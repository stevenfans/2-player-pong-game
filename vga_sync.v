==> flow/design.v <==
`timescale 1ns / 1ps
module vga_sync(clk, reset,
					 hsync, vsync
					, pixel_x, pixel_y, video_on
					 );
	input clk, reset;
	output reg  [9:0] pixel_x, pixel_y;
	output hsync, vsync, video_on;
	wire v_scan_on, h_scan_on;	
	reg [1:0] count;
	reg [1:0] n_count;
	wire tick;
	assign tick = (count == 3) ? 1'b1: 1'b0;  
	always @ (posedge clk, posedge reset)  
		if(reset) count <= 2'b0; 
		else 	    count <= n_count;
	always @(*)
		n_count = (tick) ? 2'b0: count + 2'b1;  
	reg [9:0] H_count, nH_count;
	reg [9:0] V_count, nV_count;
	reg H_sync, V_sync;
	wire nV_sync, nH_sync;
	reg [11:0] RGB;
	wire v_end, h_end, high_signal;
	always @(posedge clk, posedge reset)
		if(reset) begin
			 H_count <= 0;
			 V_count <= 0;
			 H_sync <= 0;
			 V_sync <= 0;
		end
	else
		begin
			 H_count <= nH_count;
			 V_count <= nV_count;
			 H_sync  <= nH_sync;
			 V_sync  <= nV_sync;
		end
	assign high_signal = tick;
	assign h_end = (H_count == 799) ? 1: 0;
	assign v_end = (V_count == 524) ? 1: 0;
	always @ (*)
		if(high_signal)  
			if (h_end) nH_count = 1'b0;
				else 	  nH_count = H_count + 1'b1;
		else 
			nH_count = H_count;
	always @ (*) 
		if(h_end & high_signal)  
			if (v_end) nV_count = 1'b0;
				else    nV_count = V_count + 1'b1;
		else
			nV_count = V_count;
	assign nH_sync = (H_count >= 656 && 
							H_count <= 751);
	assign nV_sync = (V_count >= 490 && 
							V_count <= 491);
	always @(posedge clk, posedge reset)
		if (reset) begin 
			pixel_x <= 10'b0;
			pixel_y <= 10'b0;
			end
		else begin
		pixel_x <= H_count;
		pixel_y <= V_count; 
		end
	assign h_scan_on = (0<= pixel_x &&  pixel_x < 640);
	assign v_scan_on = (0<= pixel_y &&  pixel_y < 480);
	assign video_on = h_scan_on && v_scan_on;
	assign hsync   = ~H_sync;
	assign vsync   = ~V_sync; 
endmodule
==> From RTL to reports: vga_sync <==
What the tools print for vga_sync, step after step.
Lines are those of the file above, counted from 1.
Cell names lack the library's common part.
{ "design": {"top": "vga_sync", "clock_port": "clk", "cell_library": "sky130hd", "pvt_corner": "tt_025C_1v80"} }

==> Word-level counts <==
Counts by Yosys on the flattened word-level netlist (proc, flatten, opt, wreduce; memories kept). Register bits leave out memories and registers merged into their read ports (data or address); mux counts leave out enables and synchronous resets folded into registers. Print and check cells are left out. Cells with the same type and inputs are merged into one.
{ "bits": {"register_bits": 44, "input_bits": 2, "output_inout_bits": 23, "elab_cells": 35} }
{ "op_classes": {"add_sub_neg": 3, "compare": 8, "n_eq": 3, "mux": 6, "n_logic": 3, "n_reduce_logical": 5} }
{ "op_table": {"columns": ["op", "n"], "rows": [
  ["less-or-equal comparator 1 x 10 -> 1 bit (first input constant)", 2],
  ["adder 10 x 1 -> 10 bit (second input constant)", 2],
  ["equality test 10 bit (second input constant)", 2],
  ["two-way mux 10 bit", 2],
  [">= comparator 10 bit (second input constant)", 1],
  ["less-or-equal comparator 10 bit (second input constant)", 1],
  ["less-than comparator 10 bit (second input constant)", 1],
  [">= comparator 10 x 9 -> 1 bit (second input constant)", 1],
  ["less-or-equal comparator 10 x 9 -> 1 bit (second input constant)", 1],
  ["less-than comparator 10 x 9 -> 1 bit (second input constant)", 1],
  ["logical AND 1 bit", 5],
  ["two-way mux 1 bit", 3],
  ["inverter 1 bit", 2],
  ["adder 2 x 1 -> 2 bit (second input constant)", 1],
  ["equality test 2 bit (second input constant)", 1],
  ["two-way mux 2 bit", 1],
  ["AND 1 bit", 1]
]} }

==> Longest topological paths <==
Yosys ltp: most cells in a row. Word level: on the elaborated netlist, between registers, memories and ports. Mapped: between sequential cells and ports; inverters and the memories' decode and read muxes count.
{ "logic_depth": {"depth_word": 3, "abc_area": 0, "mapped_depth": 6, "mapped_depth_nobuf": 6} }

==> Synthesis result <==
Yosys stat after the flow's synthesis: flattened, memories mapped to cells. It holds for the ABC_AREA given above (unset counts as 0); a run with the other value may have another netlist.
The area totals of this step are shown rounded.
{ "types": {"columns": ["cell", "n", "type_area_um2"], "rows": [
  ["dfrtp_1", 44, 1.1E+03],
  ["ha_1", 6, 75.072],
  ["xor2_1", 6, 52.55],
  ["xnor2_1", 5, 43.792],
  ["nand2_1", 11, 41.29],
  ["nand3_1", 7, 35.034],
  ["nand4_1", 5, 31.28],
  ["inv_1", 8, 30.029],
  ["nor2_1", 7, 26.275],
  ["a21o_1", 3, 22.522],
  ["nand4_4", 1, 21.27],
  ["nor3_1", 4, 20.019],
  ["and2_1", 3, 18.768],
  ["and3_1", 3, 18.768],
  ["a22o_1", 2, 17.517],
  ["nor4b_1", 2, 17.517],
  ["o21bai_1", 2, 15.014],
  ["or4_1", 2, 15.014]
]} }
Other cell types: 15; their cells: 19.
{ "synth_totals": {"cells": 140, "mapped_area_um2": 1800, "sequential_area_um2": 1100, "ffs": 44, "buffers": 2} }

==> Path before layout <==
Path of least setup slack by OpenSTA after synthesis, without wires, with an ideal clock, recovery checks aside; 20% of the period is set as input and as output delay. Where synthesis merged equal registers, the netlist keeps one of their names.
{ "synth_path": {"path_type": "flip-flop to flip-flop", "startpoint": "reg V_count[0]", "endpoint": "reg V_count[9]", "clock_period_ns": 2.32, "setup_time_ns": 0.118, "launch_ns": 0.000, "t_arrival_ns": 1.513, "t_required_ns": 2.202, "path_slack_ns": 0.689, "path_delay_ns": 1.631, "driving_pins": 7, "n_path_buf": 0, "synth_period_reached_ns": 1.631} }
"path_delay_ns" is the arrival time less input delay plus setup time.
"driving_pins" counts driving pins, that of a launching flip-flop among them; a cell with two outputs on the path counts twice.
"synth_period_reached_ns" is the clock period less the worst setup slack; recovery checks do not enter. This is arithmetic on one report: input and output delays are still those of the set period (20% each).
Between the ends stands the longest chain of elaborated cells between them, by number of cells; it is not shown to be the way that was timed. Of several equally long chains one is given.
A line is the first line of the expression or statement that the cell stems from. Yosys adds cells for indexed reads and writes and turns some case tables into memories.
{ "synth_between": {"cell_sequence": "dfrtp_1 inv_1 ha_1 nand4_1 or4_1 a21o_1 a21o_1", "elab_chain_len": 3, "cone_cells": 4, "lines_between": 3, "classes_between": "1 x add/sub; 1 x eq/ne; 2 x mux"} }
{ "synth_lines": {"columns": ["item", "line_no", "rtl"], "rows": [
  ["start, declared", 20, "reg [9:0] V_count, nV_count;"],
  ["start, assigned", 28, "V_count <= 0;"],
  ["start, assigned", 35, "V_count <= nV_count;"],
  ["equality test 10 bit", 41, "assign v_end = (V_count == 524) ? 1: 0;"],
  ["two-way mux 1 bit", 41, null],
  ["two-way mux 10 bit", 50, "if (v_end) nV_count = 1'b0;"],
  ["end, assigned", 28, null],
  ["end, assigned", 35, null],
  ["end, declared", 20, null]
]} }

==> Timing after layout <==
From the final timing report of entry A: the path of least setup slack in the routed layout; clock arrival at registers is part of the times.
{ "layout_path": {"path_type": "flip-flop to output port", "startpoint": "reg pixel_x[7]", "endpoint": "out video_on", "clock_period_ns": 3.11, "output_delay_ns": 0.62, "launch_ns": 0.29, "t_arrival_ns": 1.51, "t_required_ns": 2.49, "path_slack_ns": 0.97, "driving_pins": 5, "n_path_buf": 1} }
Between the ends stands the longest chain of elaborated cells between them, by number of cells; it is not shown to be the way that was timed. Of several equally long chains one is given.
{ "layout_between": {"cell_sequence": "dfrtp_1 o21ai_0 nand2_1 nor2_1 clkdlybuf4s50_1", "elab_chain_len": 3, "cone_cells": 4, "lines_between": 2, "classes_between": "2 x compare; 2 x reduce/logical"} }
{ "layout_lines": {"columns": ["item", "line_no", "rtl"], "rows": [
  ["start, declared", 7, "output reg [9:0] pixel_x, pixel_y;"],
  ["start, assigned", 60, "pixel_x <= 10'b0;"],
  ["start, assigned", 64, "pixel_x <= H_count;"],
  ["less-or-equal comparator 1 x 10 -> 1 bit", 67, "assign h_scan_on = (0<= pixel_x && pixel_x < 640);"],
  ["logical AND 1 bit", 67, null],
  ["logical AND 1 bit", 69, "assign video_on = h_scan_on && v_scan_on;"],
  ["end, declared", 8, "output hsync, vsync, video_on;"]
]} }

Subject: vga_sync on sky130hd, stored results

Hello all,

Top module vga_sync; platform sky130hd; tools Yosys and OpenROAD; 2 stored runs in no particular order. Input and output delays are each 20% of the period that was set; the output load is 0.01 pF.
By "achieved period" is meant the clock period of the run minus its worst setup slack. This is arithmetic on one report: input and output delays are still those of the set period (20% each).
By "time of the worst setup path" is meant the share of the clock period that the worst setup path is allowed (20% is reserved at inputs, 20% at outputs), minus its slack. Clock arrival times at its registers enter into it.
Measured values are rounded.

==> entry A: settings <==
{ "period_ns": 3.11, "CAP_MARGIN": 20, "CORE_MARGIN": 2, "CORE_UTILIZATION": 40, "SLEW_MARGIN": 20 }
==> entry A: results <==
post-synthesis cell area: 1800 um^2
worst slack on setup checks: 0.97 ns
total die area: 4900 um^2
utilization after routing: 50 %
standard-cell area after layout: 2100 um^2
time of the worst setup path: 1.51 ns
type of the worst setup path: flip-flop to output port
total negative slack on setup checks: 0.000 ns
achieved period: 2.136 ns

==> entry B: settings <==
{ "period_ns": 2.93, "CORE_UTILIZATION": 39, "PLACE_DENSITY": 0.73, "CORE_ASPECT_RATIO": 0.5, "CELL_PAD_IN_SITES_DETAIL_PLACEMENT": 0, "TNS_END_PERCENT": 15, "GPL_TIMING_DRIVEN": 0, "CTS_CLUSTER_SIZE": 83, "CTS_CLUSTER_DIAMETER": 44, "MAX_ROUTING_LAYER": "met5", "CAP_MARGIN": 20, "CORE_MARGIN": 2, "SLEW_MARGIN": 20 }
==> entry B: results <==
post-synthesis cell area: 1800 um^2
worst slack on setup checks: 0.79 ns
total die area: 5100 um^2
utilization after routing: 50 %
standard-cell area after layout: 2200 um^2
time of the worst setup path: 1.56 ns
type of the worst setup path: flip-flop to output port
total negative slack on setup checks: 0.000 ns
achieved period: 2.141 ns

Thanks
