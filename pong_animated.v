==> flow/design.v <==
`timescale 1ns / 1ps
module pong_animated(clk, reset, sw, video_on, pixl_x, pixl_y, RGB,
							color_sw,  score1_counter, score2_counter,
							cheat);
	input  clk, reset, video_on, cheat;
	input [3:0] sw; 
	input [11:0] color_sw; 
	input [9:0] pixl_x, pixl_y;
	output [3:0] score1_counter, score2_counter;
	reg    [3:0] score1_counter, score2_counter;	
	output[11:0] RGB; 
	reg   [11:0] RGB;
	parameter velocityP = 3;
	wire restart, restart2; 
	wire tick_60Hz; 
	assign tick_60Hz = (pixl_x == 0 ) && (pixl_y == 481);
	parameter top_boundary    = 1,
				 bottom_boundary = 480, 
				 right_boundary  = 640;
	parameter 	leftpaddle = 600,
					rightpaddle = 603,
					big_pad = 400;
	wire pad_on; 
	wire [11:0] pad_rgb;
	reg [9:0] paddle_top_reg, n_paddle_top_reg;
	wire [9:0] top_pad, bot_pad; 
	assign top_pad = paddle_top_reg; 
	assign bot_pad = top_pad + 71;
	assign pad_on = (leftpaddle <= pixl_x) && (pixl_x <= rightpaddle) &&
						 (top_pad <= pixl_y) && (pixl_y <= bot_pad);
	assign pad_rgb = 12'h0F0;  
	always @ (*)
	begin
		n_paddle_top_reg = paddle_top_reg; 
		if(tick_60Hz)
			if (sw[1] & (bot_pad < 480))   
				n_paddle_top_reg = paddle_top_reg + velocityP;
			else if (sw[0] & (top_pad > 1 )) 
				n_paddle_top_reg = paddle_top_reg - velocityP;
	end
	parameter left_paddle_2 = 40,		
				 right_paddle_2 = 43; 
	wire pad_on_2; 
	wire [11:0] pad_rgb_2; 
	reg [9:0] paddle_top_reg_2, n_paddle_top_reg_2; 
	wire [9:0] top_pad_2, bot_pad_2; 
	assign top_pad_2 = paddle_top_reg_2; 
	assign bot_pad_2 = (cheat)? (top_pad_2 + big_pad) :
										 (top_pad_2 + 72 ); 
	assign pad_on_2 = (left_paddle_2 <= pixl_x) && (pixl_x<= right_paddle_2) &&
							 (top_pad_2 <= pixl_y) && (pixl_y <= bot_pad_2); 
	assign pad_rgb_2 = 12'h0F0; 
	always @ (*)
	begin
		n_paddle_top_reg_2 = paddle_top_reg_2; 
		if(tick_60Hz)
			if (sw[3]  & (bot_pad_2 < 480))      
				n_paddle_top_reg_2 = paddle_top_reg_2 + velocityP;
			else if (sw[2] & (top_pad_2 > 1 ))  
				n_paddle_top_reg_2 = paddle_top_reg_2 - velocityP;
	end
	parameter 	ball_size =  8,
					pos_speed =  1,
					neg_speed = -1; 
	wire 			ball_on;
	wire [11:0] ball_rgb; 
	wire [9:0] top_ball, bot_ball;
	wire [9:0] left_ball, right_ball;
	reg  [9:0]  ball_x_reg, ball_y_reg;
	wire [9:0]  n_ball_x_reg, n_ball_y_reg;
	reg [9:0] delta_x,  delta_y; 
	reg [9:0] n_delta_x, n_delta_y; 
	assign top_ball = ball_y_reg; 
	assign bot_ball = top_ball + ball_size -1;
	assign left_ball = ball_x_reg;
	assign right_ball = left_ball + ball_size - 1; 
	assign ball_on = (top_ball <= pixl_y)  && (pixl_y <= bot_ball) &&
						  (left_ball <= pixl_x) && (pixl_x <= right_ball); 
	assign ball_rgb = 12'hF00;  
	assign n_ball_x_reg = (tick_60Hz) ? (ball_x_reg + delta_x) : ball_x_reg; 
	assign n_ball_y_reg = (tick_60Hz) ? (ball_y_reg + delta_y) : ball_y_reg; 
	always @ (*)  
		begin
			n_delta_x = delta_x;  
			n_delta_y = delta_y; 
			if (top_ball <= 1 )  
				n_delta_y = pos_speed;  
			else if (bot_ball >= 479)  
				n_delta_y = neg_speed;  
			else if ((right_paddle_2 > left_ball) && (left_ball> left_paddle_2) &&
						(top_pad_2 <= bot_ball) && (top_ball <= bot_pad_2))
				n_delta_x = pos_speed;
			else if ((600 <= right_ball)  && (right_ball <= 603) &&
						(top_pad <= bot_ball) && (top_ball <= bot_pad))
				n_delta_x = neg_speed; 	
			end
	assign restart  = (right_ball==639) ? 1'b1 : 1'b0;
	assign restart2 = (left_ball == 1 ) ? 1'b1 : 1'b0; 
 	always @(posedge clk)
		if (reset) 
			begin
					score1_counter <= 0; 
					score2_counter <= 0;
			end
		else if (restart) 
			score1_counter <= score1_counter + 1'b1; 
		else if (restart2)
			score2_counter <= score2_counter + 1'b1; 
	always @ ( posedge clk, posedge reset)
		if(reset)
			begin
				paddle_top_reg <= 220;
				paddle_top_reg_2 <= 220; 
				ball_x_reg 		<= 36;
				ball_y_reg 		<= 0;
				delta_x 			<= 1;
				delta_y 			<= 1;			
			end 	
	else if (restart)
		 begin
				paddle_top_reg <= n_paddle_top_reg;
				paddle_top_reg_2 <= n_paddle_top_reg_2;				
				ball_x_reg 		<= 36;
				ball_y_reg 		<= 0;
				delta_x 			<= 1;
				delta_y 			<= 1;			
			end
	else if (restart2)
		 begin
				paddle_top_reg <= n_paddle_top_reg;
				paddle_top_reg_2 <= n_paddle_top_reg_2;				
				ball_x_reg 		<= 444;
				ball_y_reg 		<= 0;
				delta_x 			<= -1;
				delta_y 			<= -1;			
			end
		else 
			begin
				paddle_top_reg <= n_paddle_top_reg;
				paddle_top_reg_2 <= n_paddle_top_reg_2;
				ball_x_reg 		<= n_ball_x_reg;
				ball_y_reg 		<= n_ball_y_reg;
				delta_x 		   <= n_delta_x;
				delta_y    		<= n_delta_y; 
			end 
	always @(*)
	if (~video_on)
		RGB = 12'h000;  
	else 
		if (pad_on_2)
			RGB = pad_rgb_2; 
		else if (pad_on)
			RGB = pad_rgb;
		else if (ball_on)
			RGB = ball_rgb; 
		else 
			RGB = color_sw; 
endmodule
**Tool chain data of pong_animated**

Tool output for the design above, in the order of the flow.
Lines are those of the file above, counted from 1.
Operators: Yosys type, input widths -> output width; for muxes data width and select width s.
Library cell names are shortened.
A cell with -- has no value.

- Top: pong_animated
- Clock input: clk
- Cell library: sky130hd
- Corner: tt_025C_1v80

**Word-level counts**

Counts by Yosys on the flattened word-level netlist (proc, flatten, opt, wreduce; memories kept). Register bits leave out memories and registers merged into their read ports (data or address). Print and check cells are left out. Cells with the same type and inputs are merged into one.

- Register bits: 68
- Output and inout bits: 20
- Elaborated cells: 112

- $add $sub $neg: 15
- Magnitude comparators: 26
- Equal/unequal tests: 5
- Muxes and demuxes: 27
- Bitwise gates (word level): 5
- Reduce/logical cells: 26

Operator list:

| cell | count |
|---|---|
| $mux 10 | 21 |
| $le 10x10->1 | 12 |
| $mux 12 | 4 |
| $sub 10x1->10 const B | 2 |
| $gt 10x1->1 const B | 2 |
| $add 10x10->10 | 2 |
| $le 10x10->1 const A | 2 |
| $le 10x10->1 const B | 2 |
| $add 10x2->10 const B | 2 |
| $sub 10x2->10 const B | 2 |
| $add 10x4->10 const B | 2 |
| $add 10x7->10 const B | 2 |
| $lt 10x9->1 const B | 2 |
| $logic_and 1x1->1 | 16 |
| $le 10x1->1 const B | 1 |
| $eq 10x1->1 const B | 1 |
| $eq 10x10->1 const B | 1 |
| $gt 10x6->1 const B | 1 |
| $le 10x6->1 const B | 1 |
| $add 10x9->10 const B | 1 |
| $ge 10x9->1 const B | 1 |
| $eq 10x9->1 const B | 1 |
| $logic_not 10->1 | 1 |
| $gt 6x10->1 const A | 1 |
| $le 6x10->1 const A | 1 |
| $add 4x1->4 const B | 2 |
| $reduce_bool 4->1 | 2 |
| $reduce_and 2->1 | 3 |

Other operator kinds: 7; their cells: 13.

**Logic depth**

Yosys ltp: most cells in a row. Word level: on the elaborated netlist, between registers, memories and ports. Mapped: between sequential cells and ports; inverters and the memories' decode and read muxes count.

- Word-level depth: 12
- ABC_AREA: 0
- Depth in mapped cells: 17
- Depth with buffers taken out: 17

**Synthesis result**

The flow's flattened synthesis, as Yosys stat reports it; memories are mapped. The netlist is that of the ABC_AREA named above (0 if unset); the other value can give another one.

- Cells in the netlist: 893
- Cell area after synthesis: 0.0075222 sq mm
- Area of sequential cells: 0.0012262 sq mm
- Mapped flip-flops: 50
- Buffer cells: 31

Cell types:

| cell type | count | area in all (sq um) |
|---|---|---|
| ha_1 | 146 | 1.83E+03 |
| dfrtp_1 | 30 | 750.72 |
| xnor2_1 | 48 | 420.403 |
| dfstp_2 | 12 | 315.302 |
| a21oi_1 | 59 | 295.283 |
| xor2_1 | 33 | 289.027 |
| a21o_1 | 32 | 240.23 |
| inv_1 | 64 | 240.23 |
| o21ai_0 | 45 | 225.216 |
| nor2_1 | 54 | 202.694 |
| nand2_1 | 52 | 195.187 |
| nand4_1 | 30 | 187.68 |
| mux2i_1 | 17 | 170.163 |
| dfxtp_1 | 8 | 160.154 |
| nand2b_1 | 16 | 100.096 |
| clkbuf_1 | 25 | 93.84 |
| nand3_1 | 18 | 90.086 |
| xnor3_1 | 4 | 90.086 |

Not listed: further types 61, cells in them 200.

**Timing after synthesis**

Path of least setup slack by OpenSTA after synthesis, without wires, with an ideal clock, recovery checks aside; 20% of the period is set as input and as output delay. Where synthesis merged equal registers, the netlist keeps one of their names.

- Path kind: input -> output
- From: input port cheat
- To: output port RGB[4]
- Clock period: 4,660 ps
- Input delay: 932 ps
- Data arrival time: 3,280 ps
- Data required time: 3,728 ps
- Slack: 448 ps
- Delay of the path: 2,348 ps
- Driving pins on the path: 13
- Synthesis period reached: 4,212 ps

"delay of the path" = arrival - input delay + setup time.
A path that ends at an output port has no setup time.
"driving pins on the path": output pins that drive a net of the path, with the launching flip-flop's if there is one; two outputs of one cell count as two.
"synthesis period reached" is the clock period less the worst setup slack; recovery checks do not enter. This is arithmetic on one report: input and output delays are still those of the set period (20% each).
Between the ends stands the longest chain of elaborated cells between them, by number of cells; it is not shown to be the way that was timed. Of several equally long chains one is given.
A line is the first line of the expression or statement that the cell stems from. Yosys adds cells for indexed reads and writes and turns some case tables into memories.

- Cells stage by stage: buf_2 -> a211oi_1 -> a41oi_1 -> xnor2_1 -> ha_1 -> a21o_1 -> a21o_1 -> a21oi_1 -> o21ai_0 -> a221oi_1 -> a31o_2 -> or2_4 -> o211a_1
- Cells in the longest elaborated chain: 5
- Elaborated cells on any way between the ends: 5
- Those cells by class: compare (1); mux (3); reduce/logical (1)

Ends and longest elaborated chain, after synthesis:

| item | RTL line | text |
|---|---|---|
| start, declared | 5 | `input clk, reset, video_on, cheat;` |
| $mux 10 | 48 | `assign bot_pad_2 = (cheat)? (top_pad_2 + big_pad) :` |
| $le 10x10->1 | 51 | `(top_pad_2 <= pixl_y) && (pixl_y <= bot_pad_2);` |
| $logic_and 1x1->1 | 50 | `assign pad_on_2 = (left_paddle_2 <= pixl_x) && (pixl_x<= right_paddle_2) &&` |
| $mux 12 | 150 | `if (pad_on_2)` |
| $mux 12 | 147 | `if (~video_on)` |
| end, declared | 11 | `output[11:0] RGB;` |

## Implementation results

pong_animated on sky130hd: 2 stored runs with different settings, listed in no order. Input and output delays are each 20% of the period that was set; the output load is 0.01 pF.

### Record 1

==> flow/run.sh <==
#!/bin/bash
# the make line also repeats the synthesis and layout settings of config.mk as NAME=value (left out here)
make -C /OpenROAD-flow-scripts/flow DESIGN_CONFIG=/design/flow/config.mk WORK_HOME=/design/flow/orfs CLKGATE_MAP_FILE= finish
==> flow/config.mk <==
export PLATFORM = sky130hd
export DESIGN_NAME = pong_animated
export DESIGN_NICKNAME = pong_animated
export VERILOG_FILES = /design/flow/design.v
export SDC_FILE = /design/flow/constraint.sdc
export NUM_CORES = 4
export LEC_CHECK = 0
export CAP_MARGIN = 20
export CELL_PAD_IN_SITES_DETAIL_PLACEMENT = 2
export CORE_MARGIN = 8
export CORE_UTILIZATION = 46
export GPL_TIMING_DRIVEN = 1
export MIN_ROUTING_LAYER = met2
export PLACE_DENSITY = 0.48
export SLEW_MARGIN = 20
export TNS_END_PERCENT = 50
==> flow/constraint.sdc <==
create_clock -name core_clock -period 6.42 [get_ports {clk}]
set_input_delay 1.2840 -clock core_clock [delete_from_list [all_inputs] [get_ports {clk}]]
set_output_delay 1.2840 -clock core_clock [all_outputs]
set_load 0.01 [all_outputs]

Outcome of record 1: did not finish, routing stopped with GRT-0232

### Record 2

==> flow/run.sh <==
#!/bin/bash
# the make line also repeats the synthesis and layout settings of config.mk as NAME=value (left out here)
make -C /OpenROAD-flow-scripts/flow DESIGN_CONFIG=/design/flow/config.mk WORK_HOME=/design/flow/orfs CLKGATE_MAP_FILE= finish
==> flow/config.mk <==
export PLATFORM = sky130hd
export DESIGN_NAME = pong_animated
export DESIGN_NICKNAME = pong_animated
export VERILOG_FILES = /design/flow/design.v
export SDC_FILE = /design/flow/constraint.sdc
export NUM_CORES = 4
export LEC_CHECK = 0
export CAP_MARGIN = 20
export CELL_PAD_IN_SITES_DETAIL_PLACEMENT = 2
export CORE_ASPECT_RATIO = 0.5
export CORE_MARGIN = 3
export CORE_UTILIZATION = 60
export CTS_CLUSTER_DIAMETER = 117
export CTS_CLUSTER_SIZE = 37
export GPL_TIMING_DRIVEN = 0
export HOLD_SLACK_MARGIN = 0.12
export SLEW_MARGIN = 20
export TNS_END_PERCENT = 90
==> flow/constraint.sdc <==
create_clock -name core_clock -period 4.37 [get_ports {clk}]
set_input_delay 0.8740 -clock core_clock [delete_from_list [all_inputs] [get_ports {clk}]]
set_output_delay 0.8740 -clock core_clock [all_outputs]
set_load 0.01 [all_outputs]

Outcome of record 2: did not finish, placement stopped with DPL-0033
